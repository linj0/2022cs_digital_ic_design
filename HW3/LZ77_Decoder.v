==> flow/design.v <==
module LZ77_Decoder(clk,reset,code_pos,code_len,chardata,encode,finish,char_nxt);
input 				clk;
input 				reset;
input 		[3:0] 	code_pos;
input 		[2:0] 	code_len;
input 		[7:0] 	chardata;
output  			encode;
output  			finish;
output 	 	[7:0] 	char_nxt;
reg [7:0] char_nxt;
reg [7:0] s_buf [8:0];
reg [2:0] stall;
wire encode, finish;
always@(*) begin
	char_nxt = s_buf[0];
end
always@(posedge clk or posedge reset) begin
    if(reset) stall <= 3'b0; 
	else stall <= (stall)? (stall - 1) : code_len;
end
integer i;
always@(posedge clk or posedge reset) begin
	if(reset) s_buf[0] <= 8'b0; 
	else begin
		for(i=0; i<8; i=i+1) begin
			s_buf[i + 1] <= s_buf[i];
		end
	s_buf[0] <= ((stall == 3'b001 && code_len) || !code_len)? chardata : s_buf[code_pos];
	end
end
assign finish = (char_nxt == 8'h24)? 1 : 0;
assign encode = 0;
endmodule
# ---- From RTL to reports: LZ77_Decoder
# What the tools print for LZ77_Decoder, step after step.
# Lines are those of the file above, counted from 1.
# Library cell names are shortened.
# A cell with n/a has no value.
dict set report setup {
  top_module {LZ77_Decoder}
  clock_port {clk}
  cell_library {sky130hd}
  lib_corner {tt_025C_1v80}
}

# ---- Word-level counts
# Source: Yosys, flattened and elaborated. Widths are those after wreduce. Registers that Yosys merges into a memory's read port (data or address) are not register bits. Print and check cells do not count. Equal cells are merged and count once.
dict set report bits {
  output_inout_bits 10
  reg_bits 75
  ram_bits 0
  clocked_rd_ports_x_width 0
  rom_bits 0
  latch_bits 0
  mem_count 0
}
dict set report classes {
  n_mux 4
  n_shift 0
  div 0
  n_mul 0
  logic 0
  cmp 0
  reduce_logical 5
  n_addsub 1
  eq_ne 11
}
# cell count
set ops {}
lappend ops {{parallel mux 8 bit (select 8 bit)} 1}
lappend ops {{== test 4 x 3 -> 1 bit with constant B} 4}
lappend ops {{== test 4 x 2 -> 1 bit with constant B} 2}
lappend ops {{== test 8 x 6 -> 1 bit with constant B} 1}
lappend ops {{2-to-1 mux 8 bit} 1}
lappend ops {{== test 4 x 1 -> 1 bit with constant B} 1}
lappend ops {{== test 4 bit with constant B} 1}
lappend ops {{zero test 4 bit} 1}
lappend ops {{logical AND 1 x 3 -> 1 bit} 1}
lappend ops {{subtractor 3 x 1 -> 3 bit with constant B} 1}
lappend ops {{== test 3 x 1 -> 1 bit with constant B} 1}
lappend ops {{zero test 3 bit} 1}
lappend ops {{nonzero test 3 bit} 1}
lappend ops {{2-to-1 mux 3 bit} 1}
lappend ops {{!= test 2 bit with constant B} 1}
lappend ops {{logical OR 1 bit} 1}
lappend ops {{2-to-1 mux 1 bit} 1}

# ---- Logic depth
# Depth = most cells in a row (Yosys ltp): at word level without a register or memory, in the mapped netlist without a sequential cell, where the memories' decode and read muxes count.
dict set report depth {
  ltp_word 4
  ABC_AREA 0
  mapped_depth 7
}

# ---- Mapped cells and area
# Source: synth_stat.txt of the flow (Yosys; design flattened, memories mapped). It holds for the ABC_AREA given above (unset counts as 0); a run with the other value may have another netlist.
# cell_type count
set types {}
lappend types {edfxtp_1 64}
lappend types {dfrtp_1 11}
lappend types {mux2i_1 9}
lappend types {nand2b_1 13}
lappend types {nand3b_1 9}
lappend types {a22oi_1 7}
lappend types {a21oi_1 10}
lappend types {a2111oi_0 5}
lappend types {o221ai_1 5}
lappend types {o2bb2ai_1 5}
lappend types {a211oi_1 5}
lappend types {a21boi_0 5}
lappend types {ha_1 3}
lappend types {buf_2 6}
lappend types {o21ai_0 6}
lappend types {nand3_1 5}
lappend types {nor4_2 2}
lappend types {buf_6 2}
# Not listed: further types 23, cells in them 43.
dict set report synth_totals {
  buf_cells 15
  seq_area_um2 2197.1
  mapped_area_um2 3185.6
  flip_flops 75
  mapped_cells 215
}

# ---- Path before layout
# Source: OpenSTA report_checks on the synthesized netlist (no wires, ideal clock, input and output delay 20% of the period each), path of least setup slack; recovery checks are left aside. Register names are those of the netlist, which keeps one name where synthesis merged equal registers.
dict set report synth_path {
  path_type {input -> register}
  start {in reset}
  end {reg s_buf[1][0]}
  arrival_time_ps 2014
  setup_time_ps 429
  tclk_ps 2730
  driving_pins 1
  n_path_buf 0
  slack_ps 287
  delay_ps 1897
  input_delay_ps 546
  required_ps 2301
  synth_period_reached_ps 2443
}
# "delay_ps" = arrival - input delay + setup time.
# "driving_pins" counts driving pins, that of a launching flip-flop among them; a cell with two outputs on the path counts twice.
# "synth_period_reached_ps" is the clock period less the worst setup slack; recovery checks do not enter. This is arithmetic on one report: input and output delays are still those of the set period (20% each).
dict set report synth_via {
  cell_sequence {inv_1}
  elab_chain_cells 0
  cells_between 0
  cone_lines 0
}
# element line_no
set synth_lines {}
lappend synth_lines {{start, declared} 3} ;# input reset;
lappend synth_lines {{end, assigned} 26} ;# s_buf[i + 1] <= s_buf[i];
lappend synth_lines {{end, declared} 11} ;# reg [7:0] s_buf [8:0];

# ---- Timing after layout
# From the final timing report of run 1: the path of least setup slack in the routed layout; clock arrival at registers is part of the times.
# The path's times are printed in steps of 10 ps; the period is the one set.
dict set report layout_path {
  path_type {input -> register}
  start {in code_pos[2]}
  end {reg s_buf[0][1]}
  input_delay_ps 1040
  required_ps 5460
  tclk_ps 5210
  slack_ps 2110
  driving_pins 6
  n_path_buf 2
  setup_time_ps 80
  arrival_time_ps 3350
}
# The rows between start and end are the longest chain of elaborated cells between them; the timing report does not say that the signal goes this way. Where chains are equally long, one stands for them.
# A line is the first line of the expression or statement that the cell stems from. Yosys adds cells for indexed reads and writes and turns some case tables into memories.
dict set report layout_via {
  cell_sequence {clkdlybuf4s50_1 > buf_2 > nor4_1 > nor3_1 > o221ai_1 > o21ai_0}
  elab_chain_cells 3
  cells_between 12
  cone_lines 1
}
# element line_no
set layout_lines {}
lappend layout_lines {{start, declared} 4} ;# input [3:0] code_pos;
lappend layout_lines {{== test 4 bit} 28} ;# s_buf[0] <= ((stall == 3'b001 && code_len) || !code_len)? chardata : s_buf[code_pos];
lappend layout_lines {{parallel mux 8 bit (select 8 bit)} 28}
lappend layout_lines {{2-to-1 mux 8 bit} 28}
lappend layout_lines {{end, assigned} 23} ;# if(reset) s_buf[0] <= 8'b0;
lappend layout_lines {{end, assigned} 28}
lappend layout_lines {{end, declared} 11} ;# reg [7:0] s_buf [8:0];

; Top module LZ77_Decoder; platform sky130hd; tools Yosys and OpenROAD; 2 stored runs in no particular order. Input and output delays are each 20% of the period that was set; the output load is 0.01 pF.
; "achieved_clock_period_ps" = clock period - worst setup slack. The figure is calculated, with input and output delays left at 20% of the set period.
; "worst_setup_path_time_ps" = time allowed to the worst setup path (clock period - input delay - output delay, where it has them) - its slack; a late launch clock adds to it, a late capture clock takes from it.
; "fin_power_mw" is the tool's figure for a default switching activity; nothing was simulated.
; "worst_setup_path_time_ps" is known to 10 ps.

[run 1: settings]
period_ns = 5.21
CORE_UTILIZATION = 18
PLACE_DENSITY = 0.44
CORE_MARGIN = 10
CELL_PAD_IN_SITES_DETAIL_PLACEMENT = 1
TNS_END_PERCENT = 10
ABC_AREA = 0
GPL_TIMING_DRIVEN = 0
CTS_CLUSTER_SIZE = 38
CTS_CLUSTER_DIAMETER = 261
CAP_MARGIN = 5
SLEW_MARGIN = 10
MAX_ROUTING_LAYER = met5
[run 1: results]
design.die.area_um2 = 23418.2
final_setup_ws_ps = 2108
cell_area_final_um2 = 4001.3
achieved_clock_period_ps = 3102
worst_setup_path_time_ps = 2060
worstPathKind = input -> register
util_frac = 0.231
fin_power_mw = 1.661
synthesis_area_um2 = 3185.6
timing.setup.tns_ps = 0

[run 2: settings]
period_ns = 2.18
CORE_UTILIZATION = 42
SETUP_SLACK_MARGIN = 0.56
PLACE_DENSITY_LB_ADDON = 0.04
CORE_ASPECT_RATIO = 0.52
TNS_END_PERCENT = 80
ABC_AREA = 1
GPL_TIMING_DRIVEN = 0
CTS_CLUSTER_SIZE = 51
CTS_CLUSTER_DIAMETER = 152
CAP_MARGIN = 25
SLEW_MARGIN = 15
MIN_ROUTING_LAYER = met2
CORE_MARGIN = 2
[run 2: results]
design.die.area_um2 = 8397.0
final_setup_ws_ps = 441
cell_area_final_um2 = 4116.4
achieved_clock_period_ps = 1739
worst_setup_path_time_ps = 1300
worstPathKind = register -> output
util_frac = 0.571
fin_power_mw = 4.155
synthesis_area_um2 = 3210.6
timing.setup.tns_ps = 0
